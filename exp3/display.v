==> flow/design.v <==
module bcd_decode(
	input [3:0] indec,
	output reg [6:0] decodeout,	 
	output dotout
);
	assign dotout = 0;
	always @(indec) begin 
		case(indec)
			4'b0000 : decodeout = 7'b0111111;
			4'b0001 : decodeout = 7'b0000110;
			4'b0010 : decodeout = 7'b1011011;
			4'b0011 : decodeout = 7'b1001111;
			4'b0100 : decodeout = 7'b1100110;
			4'b0101 : decodeout = 7'b1101101;
			4'b0110 : decodeout = 7'b1111101;
			4'b0111 : decodeout = 7'b0000111;
			4'b1000 : decodeout = 7'b1111111;
			4'b1001 : decodeout = 7'b1101111;
			4'b1110 : decodeout = 7'b1000000;    
			4'b1111 : decodeout = 7'b0000000;	 
			default : decodeout = 7'b0000000;
		endcase
	end
endmodule
module display (
    input clk_1khz,
    input rst,
    input [1:0] mode,
    input [4*8*4-1:0] in,
    output [7:0] decodeout,
    output [7:0] ds
);
    wire [3:0] display_in[7:0];
    wire [3:0] set_in[7:0];
    wire [3:0] timer_in[7:0];
    wire [3:0] alarm_set_in[7:0];
    genvar i;
    generate
        for (i = 0; i < 8; i = i + 1) begin: u1
            assign display_in[i]   = in[i*4+3  : i*4];
            assign set_in[i]       = in[i*4+35 : i*4+32];
            assign timer_in[i]     = in[i*4+67 : i*4+64];
            assign alarm_set_in[i] = in[i*4+99 : i*4+96];
        end
    endgenerate
    wire [3:0] display_out[7:0];
    generate
        for (i = 0; i < 8; i = i + 1) begin: u2
            assign display_out[i] = (mode == 2'b00) ? display_in[i] :
                                    (mode == 2'b01) ? set_in[i] :
                                    (mode == 2'b10) ? timer_in[i] :
                                    (mode == 2'b11) ? alarm_set_in[i] :
                                    4'b1111;
        end
    endgenerate
    reg [3:0] sel;
    always @(posedge clk_1khz) begin
        if (rst) begin
            sel <= 0;
        end else begin
            sel <= (sel == 7) ? 0 : sel + 1;
        end
    end
    generate
        for (i = 0; i < 8; i = i + 1) begin : u3
            assign ds[i] = (i == sel) ? 1'b0 : 1'b1;
        end
    endgenerate
    bcd_decode bcd_decode_inst (
        .indec(display_out[sel]),
        .decodeout(decodeout[6:0]),
        .dotout(decodeout[7])
    );
endmodule
---- Reports on display ----
The steps from the RTL of display to its reports follow in flow order.
Lines are those of the file above, counted from 1.
Operators carry their Yosys type and port widths (W data, S select, Z words).
Cell names lack the library's common part.
A cell with -- has no value.
inputs
  top module .............................. display
  clock input ............................. clk_1khz
  cell library ............................ sky130hd
  library corner .......................... tt_025C_1v80

---- Word level ----
Source: Yosys, flattened and elaborated, memories not mapped. Widths are those after wreduce. Registers that Yosys merges into a memory's read port (data or address) are not register bits. Print and check cells do not count.
Memory sizes are those after Yosys's memory passes, which may raise the word count (mostly to a power of two), join words into wider ones and drop unused or constant bits.
word-level totals
  ROM bits ................................ 112
  memory cells ............................ 1
  bits in registers ....................... 4
  output and inout bits ................... 16
  elaborated cells ........................ 66
memories
  memory            depth  width  read ports  wr ports  line  text
  (name not given)  16     7      1           0         8     case(indec)
cells by class
  mux-type cells .......................... 41
  equal/unequal tests ..................... 18
  reduce/logical cells .................... 4
  add/sub/neg operators ................... 1
operator list
  kind                   number
  $mux W4                32
  $pmux W4 S8            1
  $eq A3 B4 Y1 const A   4
  $eq A3 B3 Y1 const B   4
  $eq A2 B4 Y1 const A   2
  $mux W1                8
  $eq A3 B2 Y1 const B   2
  $eq A1 B4 Y1 const A   1
  $eq A2 B2 Y1 const B   2
  $add A4 B1 Y4 const B  1
  $eq A4 B3 Y1 const B   1
  $logic_not A4 Y1       1
  $eq A3 B1 Y1 const B   1
  $logic_not A3 Y1       1
  $eq A2 B1 Y1 const B   1
  $logic_not A2 Y1       1
  $reduce_or A2 Y1       1

---- Depth ----
Yosys ltp: most cells in a row. Word level: on the elaborated netlist, between registers, memories and ports. Mapped: between sequential cells and ports; inverters and the memories' decode and read muxes count.
depth
  word-level depth ........................ 6
  ABC_AREA ................................ 0
  gate-level depth with buffers ........... 15
  gate-level depth less buffers ........... 13

---- Synthesis result ----
Yosys stat after the flow's synthesis: flattened, memories mapped to cells. It holds for the ABC_AREA given above (unset counts as 0); a run with the other value may have another netlist.
cells by type
  cell       number
  mux4_2     12
  mux2i_1    16
  ha_1       12
  mux2_2     13
  mux2_4     8
  dfxtp_1    4
  o211ai_1   9
  buf_6      5
  a22oi_1    6
  nand2_1    12
  nor2_1     12
  o21ai_2    5
  o22ai_1    6
  inv_1      9
  mux2_1     3
  nand3_1    6
  o2111ai_2  2
  buf_2      5
Other cell types: 39; their cells: 59.
synthesis totals
  cell count .............................. 204
  mapped flip-flops ....................... 4
  buffer cells ............................ 16
  cell area after synthesis ............... 1,875.5 µm²
By module: a second synthesis without flattening, with its own total; a netlist apart from the flattened one above.
second synthesis, totals
  cell total of the unflattened synthesis .. 200
  area total of the unflattened synthesis .. 1,686.6 µm²
Rows give one instance, submodules left out.
modules
  module      seq. area (µm²)  area (µm²)  cells  times used
  display     80.1             1,436.4     166    1
  bcd_decode  0.0              250.2       34     1

---- Timing after synthesis ----
Source: OpenSTA report_checks on the synthesized netlist (no wires, ideal clock, input and output delay 20% of the period each), path of least setup slack; recovery checks are left aside. Register names are those of the netlist, which keeps one name where synthesis merged equal registers.
path after synthesis
  path type ............................... input to output
  start ................................... in mode[0]
  end ..................................... out decodeout[3]
  path buffers ............................ 4
  period .................................. 5,350 ps
  output delay ............................ 1,070 ps
  stages on the path ...................... 13
  input delay ............................. 1,070 ps
  delay of the path ....................... 2,196 ps
  slack ................................... 1,014 ps
  arrival ................................. 3,266 ps
  required time ........................... 4,280 ps
  period reached after synthesis .......... 4,336 ps
"delay of the path" = arrival - input delay + setup time.
A path that ends at an output port has no setup time.
"stages on the path" counts driving pins, that of a launching flip-flop among them; a cell with two outputs on the path counts twice.
"period reached after synthesis" = period - worst setup slack (recovery checks aside). The figure is calculated, with input and output delays left at 20% of the set period.
The rows between start and end are the longest chain of elaborated cells between them; the timing report does not say that the signal goes this way. Where chains are equally long, one stands for them.
Each line given opens the expression or statement behind the cell; cells for indexed reads and writes are added by Yosys, which also makes memories of some case tables.
The chain passes a memory read, where the word-level depth is cut; so it can be longer than that depth.
on the way, after synthesis
  path through ............................ buf_6 > buf_6 > buf_6 > buf_6 > mux2i_1 > o22a_1 > o211ai_1 > o31ai_4 > nand2_1 > ha_1 > and2_1 > a22oi_1 > o22ai_1
  cells in the longest elaborated chain ... 7
  elaborated cells between the ends (all ways) .. 38
  source lines of those cells ............. 6
  classes of those cells .................. eq/ne (3); mux (33); reduce/logical (1); memory (1)
RTL lines, path after synthesis
  element         line  text
  from (decl)     28    input [1:0] mode,
  $eq A2 B2 Y1    52    (mode == 2'b11) ? alarm_set_in[i] :
  $mux W4         52
  $mux W4         51    (mode == 2'b10) ? timer_in[i] :
  $mux W4         50    (mode == 2'b01) ? set_in[i] :
  $mux W4         49    assign display_out[i] = (mode == 2'b00) ? display_in[i] :
  $pmux W4 S8     70    .indec(display_out[sel]),
  $mem_v2 Z16 W7  8     case(indec)
  to (decl)       30    output [7:0] decodeout,

---- Path in the finished layout ----
Path of least setup slack in the final report of job 1 (OpenROAD, finished layout, wires in). Where an end is a register, its clock arrival counts in the times.
The path's times are printed in steps of 10 ps; the period is the one set.
path after layout
  path type ............................... input to output
  start ................................... in mode[0]
  end ..................................... out decodeout[3]
  path buffers ............................ 4
  output delay ............................ 910 ps
  arrival ................................. 3,170 ps
  stages on the path ...................... 13
  period .................................. 4,560 ps
  slack ................................... 480 ps
  input delay ............................. 910 ps
  required time ........................... 3,650 ps
The rows between start and end are the longest chain of elaborated cells between them; the timing report does not say that the signal goes this way. Where chains are equally long, one stands for them.
The chain passes a memory read, where the word-level depth is cut; so it can be longer than that depth.
on the way, after layout
  path through ............................ buf_12 > buf_12 > buf_12 > mux2_4 > o2111ai_4 > o221ai_2 > o31ai_4 > nand2_4 > ha_4 > and2_4 > a22oi_2 > o22ai_2 > buf_2
  cells in the longest elaborated chain ... 7
  elaborated cells between the ends (all ways) .. 38
  source lines of those cells ............. 6
  classes of those cells .................. eq/ne (3); mux (33); reduce/logical (1); memory (1)
RTL lines, path after layout
  element         line  text
  from (decl)     28    input [1:0] mode,
  $eq A2 B2 Y1    52    (mode == 2'b11) ? alarm_set_in[i] :
  $mux W4         52
  $mux W4         51    (mode == 2'b10) ? timer_in[i] :
  $mux W4         50    (mode == 2'b01) ? set_in[i] :
  $mux W4         49    assign display_out[i] = (mode == 2'b00) ? display_in[i] :
  $pmux W4 S8     70    .indec(display_out[sel]),
  $mem_v2 Z16 W7  8     case(indec)
  to (decl)       30    output [7:0] decodeout,

Data sheet: physical implementation of display

2 stored runs of display in the flow (synthesis by Yosys, layout by OpenROAD, sky130hd cells), in arbitrary order. Constraints: input delay and output delay 20% of the set period each, output load 0.01 pF.
"achieved period": clock period set for the run, less the worst setup slack. It is reckoned from that one timing run; input and output delays stay at 20% of the period that was set.
"power consumption" rests on the timing tool's default activity at the inputs, not on a simulated workload.

======== job 1 ========
==> flow/run.sh <==
#!/bin/bash
# the make line also repeats the synthesis and layout settings of config.mk as NAME=value (left out here)
make -C /OpenROAD-flow-scripts/flow DESIGN_CONFIG=/design/flow/config.mk WORK_HOME=/design/flow/orfs CLKGATE_MAP_FILE= finish
==> flow/config.mk <==
export PLATFORM = sky130hd
export DESIGN_NAME = display
export DESIGN_NICKNAME = display
export VERILOG_FILES = /design/flow/design.v
export SDC_FILE = /design/flow/constraint.sdc
export NUM_CORES = 4
export LEC_CHECK = 0
export ABC_AREA = 0
export CAP_MARGIN = 20
export CELL_PAD_IN_SITES_DETAIL_PLACEMENT = 0
export CORE_ASPECT_RATIO = 1.23
export CORE_MARGIN = 10
export CORE_UTILIZATION = 37
export CTS_CLUSTER_DIAMETER = 395
export CTS_CLUSTER_SIZE = 41
export HOLD_SLACK_MARGIN = 0.12
export MIN_ROUTING_LAYER = met1
export PLACE_DENSITY = 0.4
export SETUP_SLACK_MARGIN = 1.31
export SLEW_MARGIN = 5
export TNS_END_PERCENT = 35
==> flow/constraint.sdc <==
create_clock -name core_clock -period 4.56 [get_ports {clk_1khz}]
set_input_delay 0.9120 -clock core_clock [delete_from_list [all_inputs] [get_ports {clk_1khz}]]
set_output_delay 0.9120 -clock core_clock [all_outputs]
set_load 0.01 [all_outputs]

-------- measured, job 1 --------
  post-layout utilization ................. 0.757
  power consumption ....................... 0.6612 mW
  chip area after synthesis (Yosys) ....... 1,875.5 µm²
  full die area ........................... 8,331.9 µm²
  worst setup slack after layout .......... 481 ps
  standard-cell area after layout ......... 3,686.0 µm²
  achieved period ......................... 4,079 ps

======== job 2 ========
==> flow/run.sh <==
#!/bin/bash
# the make line also repeats the synthesis and layout settings of config.mk as NAME=value (left out here)
make -C /OpenROAD-flow-scripts/flow DESIGN_CONFIG=/design/flow/config.mk WORK_HOME=/design/flow/orfs CLKGATE_MAP_FILE= finish
==> flow/config.mk <==
export PLATFORM = sky130hd
export DESIGN_NAME = display
export DESIGN_NICKNAME = display
export VERILOG_FILES = /design/flow/design.v
export SDC_FILE = /design/flow/constraint.sdc
export NUM_CORES = 4
export LEC_CHECK = 0
export ABC_AREA = 1
export CAP_MARGIN = 20
export CELL_PAD_IN_SITES_GLOBAL_PLACEMENT = 1
export CORE_ASPECT_RATIO = 0.52
export CORE_MARGIN = 2
export CORE_UTILIZATION = 57
export GPL_ROUTABILITY_DRIVEN = 0
export HOLD_SLACK_MARGIN = -0.08
export MAX_ROUTING_LAYER = met4
export SETUP_SLACK_MARGIN = 0.36
export SLEW_MARGIN = 20
==> flow/constraint.sdc <==
create_clock -name core_clock -period 2.99 [get_ports {clk_1khz}]
set_input_delay 0.5980 -clock core_clock [delete_from_list [all_inputs] [get_ports {clk_1khz}]]
set_output_delay 0.5980 -clock core_clock [all_outputs]
set_load 0.01 [all_outputs]

-------- job 2 --------
  stopped before the end: placement reported GPL-0301
